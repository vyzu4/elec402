==> flow/design.v <==
typedef enum logic [2:0] {
    IDLE  = 3'b000,
    WRITE = 3'b001,
    FULL =  3'b010,
    READ = 3'b011,
    DELAY = 3'b100
} state_t;
module multiplier #(    
    parameter LOGDEPTH = 6,
    parameter WIDTH = 32
) (
    input  logic                    clk,  
    input  logic                    rst,      
    input  logic                    EN_mult,  
    output logic                    EN_writeMem,  
    output logic [LOGDEPTH-1:0]     writeMem_addr,  
    input  logic [16-1:0]           mult_input0,
    input  logic [16-1:0]           mult_input1,
    (* dont_touch = "true" *) output reg [WIDTH-1:0]        writeMem_val,  
    output logic                    RDY_mult,  
    input  logic                    EN_blockRead,  
    output logic                    VALID_memVal,  
    output logic [WIDTH-1:0]        memVal_data,  
    output logic                    EN_readMem,  
    output logic [LOGDEPTH-1:0]     readMem_addr,  
    input  logic [WIDTH-1:0]        readMem_val  
);
    (* dont_touch = "true" *) state_t state, next_state;
    logic first_write = 1'b0; 
    logic first_read = 1'b0; 
    logic first_VALID_memVal = 1'b0; 
    (* dont_touch = "true" *) reg [WIDTH-1: 0] product;
    logic [3:0] delay;
    logic [15:0] a_s0, b_s0;
    logic [15:0] a_s1, b_s1;   
    always_ff @(posedge clk) begin
        a_s0 <= mult_input0;
        b_s0 <= mult_input1;
    end
    logic [7:0] p00_s1, p01_s1, p02_s1, p03_s1;
    logic [7:0] p10_s1, p11_s1, p12_s1, p13_s1;
    always_ff @(posedge clk) begin
        a_s1 <= a_s0;
        b_s1 <= b_s0;
        p00_s1 <= a_s0[ 3: 0] * b_s0[ 3: 0];  
        p01_s1 <= a_s0[ 3: 0] * b_s0[ 7: 4];  
        p02_s1 <= a_s0[ 3: 0] * b_s0[11: 8];  
        p03_s1 <= a_s0[ 3: 0] * b_s0[15:12];  
        p10_s1 <= a_s0[ 7: 4] * b_s0[ 3: 0];  
        p11_s1 <= a_s0[ 7: 4] * b_s0[ 7: 4];  
        p12_s1 <= a_s0[ 7: 4] * b_s0[11: 8];  
        p13_s1 <= a_s0[ 7: 4] * b_s0[15:12];  
    end
    logic [7:0] p00, p01, p02, p03;
    logic [7:0] p10, p11, p12, p13;
    logic [7:0] p20, p21, p22, p23;
    logic [7:0] p30, p31, p32, p33;
    always_ff @(posedge clk) begin
        p00 <= p00_s1;
        p01 <= p01_s1;
        p02 <= p02_s1;
        p03 <= p03_s1;
        p10 <= p10_s1;
        p11 <= p11_s1;
        p12 <= p12_s1;
        p13 <= p13_s1;
        p20 <= a_s1[11: 8] * b_s1[ 3: 0];  
        p21 <= a_s1[11: 8] * b_s1[ 7: 4];  
        p22 <= a_s1[11: 8] * b_s1[11: 8];  
        p23 <= a_s1[11: 8] * b_s1[15:12];  
        p30 <= a_s1[15:12] * b_s1[ 3: 0];  
        p31 <= a_s1[15:12] * b_s1[ 7: 4];  
        p32 <= a_s1[15:12] * b_s1[11: 8];  
        p33 <= a_s1[15:12] * b_s1[15:12];  
    end
    logic [31:0] spp0,  spp1,  spp2,  spp3;
    logic [31:0] spp4,  spp5,  spp6,  spp7;
    logic [31:0] spp8,  spp9,  spp10, spp11;
    logic [31:0] spp12, spp13, spp14, spp15;
    logic [31:0] lvl1_0, lvl1_1, lvl1_2, lvl1_3;
    logic [31:0] lvl1_4, lvl1_5, lvl1_6, lvl1_7;
    logic [31:0] lvl2_0, lvl2_1, lvl2_2, lvl2_3;
    logic [31:0] lvl3_0, lvl3_1;
    logic [31:0] sum_comb;
    always_ff @(posedge clk) begin
        spp0  <= p00 << 0;    
        spp1  <= p01 << 4;    
        spp2  <= p02 << 8;    
        spp3  <= p03 << 12;   
        spp4  <= p10 << 4;    
        spp5  <= p11 << 8;    
        spp6  <= p12 << 12;   
        spp7  <= p13 << 16;   
        spp8  <= p20 << 8;    
        spp9  <= p21 << 12;   
        spp10 <= p22 << 16;   
        spp11 <= p23 << 20;   
        spp12 <= p30 << 12;   
        spp13 <= p31 << 16;   
        spp14 <= p32 << 20;   
        spp15 <= p33 << 24;   
    end
    always_ff @(posedge clk) begin
        lvl1_0 <= spp0  + spp1;
        lvl1_1 <= spp2  + spp3;
        lvl1_2 <= spp4  + spp5;
        lvl1_3 <= spp6  + spp7;
        lvl1_4 <= spp8  + spp9;
        lvl1_5 <= spp10 + spp11;
        lvl1_6 <= spp12 + spp13;
        lvl1_7 <= spp14 + spp15;
        lvl2_0 <= lvl1_0 + lvl1_1;
        lvl2_1 <= lvl1_2 + lvl1_3;
        lvl2_2 <= lvl1_4 + lvl1_5;
        lvl2_3 <= lvl1_6 + lvl1_7;
        lvl3_0 <= lvl2_0 + lvl2_1;
        lvl3_1 <= lvl2_2 + lvl2_3;
        sum_comb <= lvl3_0 + lvl3_1;
    end
    always_ff @(posedge clk) begin
        product <= sum_comb;
    end
    always_ff @(posedge clk) begin
        writeMem_val <= product;
    end
    always_comb begin
        memVal_data = readMem_val;   
    end
    always_ff @(posedge clk) begin
        if (rst) begin
            state = IDLE;
            next_state = IDLE;
        end
        else
            state = next_state;
        unique case (state)
            IDLE: begin
                first_write = 1'b0;  
                RDY_mult = 1'b1;
                EN_readMem = 1'b0;
                writeMem_addr = 1'b0;
                EN_writeMem = 1'b0;
                VALID_memVal = 1'b0; 
                delay = 4'b0;
                if (EN_mult == 1'b1) begin
                    next_state = DELAY;
                end
                else begin
                    next_state = IDLE;
                end
            end
            DELAY: begin
                if (delay > 7)
                    next_state = WRITE;
                delay = delay + 1;
            end
            WRITE: begin
                EN_writeMem = 1'b1;
                readMem_addr = 1'b0;
                VALID_memVal = 1'b0; 
                if (writeMem_addr < 6'd61)
                    RDY_mult = 1'b1;
                else
                    RDY_mult = 1'b0;
                if (writeMem_addr <= 6'd62) begin
                    next_state = WRITE;
                    writeMem_addr = !first_write ?  6'b0 : writeMem_addr + 1;
                    first_write = 1'b1;
                end
                else begin
                    next_state = FULL;
                    EN_writeMem = 1'b0;
                    writeMem_addr = 6'b0;
                end
            end
            FULL: begin
                RDY_mult = 1'b0;
                EN_writeMem = 1'b0;
                writeMem_addr = 6'b0;
                EN_readMem = 1'b0;
                readMem_addr = 1'b0;
                first_read = 1'b0; 
                if (EN_blockRead == 1'b1) begin
                    next_state = READ;
                    EN_readMem = 1'b1;
                    readMem_addr = 6'b0;
                end
                else 
                    next_state = FULL;
            end
            READ: begin
                if (readMem_addr < 6'd63) begin
                    next_state = READ;
                    EN_readMem = 1'b1;
                    readMem_addr = readMem_addr + 1;
                    VALID_memVal = 1'b1;
                    first_read = 1'b1;
                end
                else begin
                    next_state = IDLE;
                    RDY_mult = 1'b1;
                    EN_readMem = 1'b0;
                end
            end
            default: next_state = IDLE;
        endcase
    end
endmodule
## Reports on multiplier

What the tools print for multiplier, step after step.
Line numbers count from 1 in the design file above.
Cell names lack the library's common part.
The mark - stands for no value.

| design | value |
|---|---|
| design top | multiplier |
| clock input | clk |
| standard-cell library | sky130hd |
| library corner | tt_025C_1v80 |

## Word level

Source: Yosys, flattened and elaborated, memories not mapped. Widths are those after wreduce. Registers that Yosys merges into a memory's read port (data or address) are not register bits. Print and check cells do not count.

| bit counts | value |
|---|---|
| flip-flop bits (word level) | 879 |
| bits of input ports | 68 |
| output and inout bits | 80 |
| word-level cells | 155 |

| operators by class | value |
|---|---|
| $add $sub $neg | 18 |
| $mul | 16 |
| magnitude comparators | 4 |
| equal/unequal tests | 7 |
| multiplexer cells | 25 |
| reductions and logical operators | 15 |

Operators by type and width:

| operator | count |
|---|---|
| multiplier 4 x 4 -> 8 bit | 16 |
| adder 32 bit | 3 |
| adder 20 x 24 -> 25 bit | 2 |
| adder 16 x 20 -> 21 bit | 2 |
| adder 25 x 32 -> 32 bit | 1 |
| adder 28 x 32 -> 32 bit | 1 |
| adder 21 x 29 -> 30 bit | 1 |
| adder 24 x 28 -> 29 bit | 1 |
| adder 17 x 25 -> 26 bit | 1 |
| case mux 6 bit (select 2 bit) | 2 |
| adder 13 x 21 -> 22 bit | 1 |
| 2-to-1 mux 6 bit | 3 |
| adder 12 x 16 -> 17 bit | 1 |
| case mux 3 bit (select 5 bit) | 1 |
| adder 8 x 12 -> 13 bit | 1 |
| adder 6 x 1 -> 6 bit (second input constant) | 2 |
| < comparator 6 bit (second input constant) | 2 |
| nonzero test 2 bit | 5 |
| 2-to-1 mux 3 bit | 3 |
| AND reduction 2 bit | 4 |
| case mux 4 bit (select 2 bit) | 1 |
| 2-to-1 mux 1 bit | 8 |
| inequality test 2 bit (second input constant) | 3 |
| OR reduction 2 bit | 3 |
| == test 3 x 2 -> 1 bit (second input constant) | 2 |
| <= comparator 6 bit (second input constant) | 1 |
| case mux 1 bit (select 2 bit) | 3 |
| adder 4 x 1 -> 4 bit (second input constant) | 1 |

Not listed: further kinds 9, cells in them 10.

## Longest topological paths

Longest topological path by Yosys (ltp), each cell counted once; first at word level (registers and memories cut), then after technology mapping (sequential cells cut; the memories' decode and read muxes count).

| logic depth | value |
|---|---|
| depth in word-level cells | 5 |
| ABC_AREA | 0 |
| gate-level depth with buffers | 12 |

## After synthesis

The flow's flattened synthesis, as Yosys stat reports it; memories are mapped. The netlist is that of the ABC_AREA named above (0 if unset); the other value can give another one.
The area totals of this step are shown rounded.

| mapped netlist | value |
|---|---|
| cell count | 2,441 |
| cell area after synthesis | 28,200 um2 |
| sequential area | 15,000 um2 |
| mapped flip-flops | 739 |
| buffers | 53 |

Cells by type:

| cell type | count | total area (um2) |
|---|---|---|
| dfxtp_1 | 718 | 1.44E+04 |
| ha_1 | 304 | 3.8E+03 |
| fa_1 | 79 | 1.58E+03 |
| xnor2_1 | 151 | 1.32E+03 |
| and2_1 | 187 | 1.17E+03 |
| inv_1 | 195 | 731.952 |
| edfxtp_1 | 21 | 630.605 |
| a21oi_1 | 114 | 570.547 |
| xor2_1 | 62 | 543.021 |
| a21o_1 | 64 | 480.461 |
| nand2_1 | 122 | 457.939 |
| nor2_1 | 76 | 285.274 |
| buf_4 | 32 | 240.23 |
| o21bai_1 | 32 | 240.23 |
| o21ai_0 | 47 | 235.226 |
| nor2b_1 | 33 | 206.448 |
| nand3_1 | 27 | 135.13 |
| nand2b_1 | 20 | 125.12 |

Other cell types: 41; their cells: 157.

## Timing after synthesis

Source: OpenSTA report_checks on the synthesized netlist (no wires, ideal clock, input and output delay 20% of the period each), path of least setup slack; recovery checks are left aside. Register names are those of the netlist, which keeps one name where synthesis merged equal registers.

| timing after synthesis | value |
|---|---|
| path kind | reg-to-reg |
| start | register a_s0[0] |
| end | register p01_s1[7] |
| period | 3.83 ns |
| setup time | 0.072 ns |
| launch time at the first pin | 0.000 ns |
| arrival | 2.824 ns |
| setup slack | 0.934 ns |
| path delay | 2.896 ns |
| stages | 12 |
| buffers on the path | 1 |
| synthesis period reached | 2.896 ns |

"path delay" is the arrival time less input delay plus setup time.
"stages" counts driving pins, that of a launching flip-flop among them; a cell with two outputs on the path counts twice.
"synthesis period reached" = period - worst setup slack (recovery checks aside). The figure is calculated, with input and output delays left at 20% of the set period.
Between the ends stands the longest chain of elaborated cells between them, by number of cells; it is not shown to be the way that was timed. Of several equally long chains one is given.
Each line given opens the expression or statement behind the cell; cells for indexed reads and writes are added by Yosys, which also makes memories of some case tables.

| between the ends, after synthesis | value |
|---|---|
| cells stage by stage | dfxtp_1 > clkbuf_1 > nand2_1 > fa_1 > fa_1 > inv_1 > ha_1 > a21o_1 > a21oi_1 > o21bai_1 > a21oi_1 > xnor2_1 |
| cells in the longest elaborated chain | 1 |

Ends and longest elaborated chain, after synthesis:

| element | RTL line | text |
|---|---|---|
| from (decl) | 34 | `logic [15:0] a_s0, b_s0;` |
| from (assign) | 37 | `a_s0 <= mult_input0;` |
| multiplier 4 x 4 -> 8 bit | 46 | `p01_s1 <= a_s0[ 3: 0] * b_s0[ 7: 4];` |
| to (assign) | 46 |  |
| to (decl) | 40 | `logic [7:0] p00_s1, p01_s1, p02_s1, p03_s1;` |

## Path in the finished layout

From the final timing report of run 1: the path of least setup slack in the routed layout; clock arrival at registers is part of the times.

| timing after layout | value |
|---|---|
| path kind | reg-to-reg |
| start | register a_s1[8] |
| end | register p23[7] |
| period | 2.3 ns |
| setup time | 0.07 ns |
| launch time at the first pin | 0.60 ns |
| arrival | 3.18 ns |
| setup slack | -0.35 ns |
| stages | 11 |
| buffers on the path | 0 |

Between the ends stands the longest chain of elaborated cells between them, by number of cells; it is not shown to be the way that was timed. Of several equally long chains one is given.

| between the ends, after layout | value |
|---|---|
| cells stage by stage | dfxtp_4 > nand2_4 > fa_1 > inv_1 > fa_1 > ha_1 > a21o_1 > a21oi_2 > o21bai_1 > a21oi_1 > xnor2_1 |
| cells in the longest elaborated chain | 1 |

Ends and longest elaborated chain, after layout:

| element | RTL line | text |
|---|---|---|
| from (decl) | 35 | `logic [15:0] a_s1, b_s1;` |
| from (assign) | 43 | `a_s1 <= a_s0;` |
| multiplier 4 x 4 -> 8 bit | 70 | `p23 <= a_s1[11: 8] * b_s1[15:12];` |
| to (assign) | 70 |  |
| to (decl) | 56 | `logic [7:0] p20, p21, p22, p23;` |

Wiki page: multiplier / flow data

Stored flow runs of multiplier (2 of them; Yosys, OpenROAD, sky130hd). They differ in their settings and are not a sequence. Constraints: input delay and output delay 20% of the set period each, output load 0.01 pF.
"clock period reached": clock period set for the run, less the worst setup slack. It is reckoned from that one timing run; input and output delays stay at 20% of the period that was set.
By "worst setup path time" is meant the share of the clock period that the worst setup path is allowed (20% is reserved at inputs, 20% at outputs), minus its slack. Clock arrival times at its registers enter into it.
"power" rests on the timing tool's default activity at the inputs, not on a simulated workload.
The measured numbers are rounded.

#### Run 1

| setting | value |
|---|---|
| period_ns | `2.3` |
| CORE_UTILIZATION | `47` |
| SETUP_SLACK_MARGIN | `-0.17` |
| PLACE_DENSITY_LB_ADDON | `0.1` |
| CORE_MARGIN | `4` |
| ABC_AREA | `0` |
| CTS_CLUSTER_DIAMETER | `167` |
| MIN_ROUTING_LAYER | `met2` |
| MAX_ROUTING_LAYER | `met4` |
| CAP_MARGIN | `20` |
| SLEW_MARGIN | `20` |

| result | value |
|---|---|
| synthesis area | 28,200 um2 |
| die size | 64,000 um2 |
| standard-cell area after layout | 35,000 um2 |
| post-route utilization | 59.1 % |
| smallest setup slack | -0.349 ns |
| post-route setup TNS | -14.7 ns |
| worst hold slack after layout | 0.290 ns |
| power | 44.0 mW |
| clock period reached | 2.649 ns |
| worst setup path time | 2.65 ns |
| critical path kind | reg-to-reg |

#### Run 2

| setting | value |
|---|---|
| period_ns | `5.94` |
| CORE_UTILIZATION | `71` |
| PLACE_DENSITY_LB_ADDON | `0.25` |
| CORE_ASPECT_RATIO | `1.56` |
| CORE_MARGIN | `5` |
| CELL_PAD_IN_SITES_DETAIL_PLACEMENT | `0` |
| CAP_MARGIN | `30` |
| SLEW_MARGIN | `20` |

| result | value |
|---|---|
| synthesis area | 28,200 um2 |
| die size | 43,900 um2 |
| standard-cell area after layout | 31,400 um2 |
| post-route utilization | 79.6 % |
| smallest setup slack | 2.77 ns |
| post-route setup TNS | 0.000 ns |
| worst hold slack after layout | 0.318 ns |
| power | 15.3 mW |
| clock period reached | 3.169 ns |
| worst setup path time | 3.17 ns |
| critical path kind | reg-to-reg |
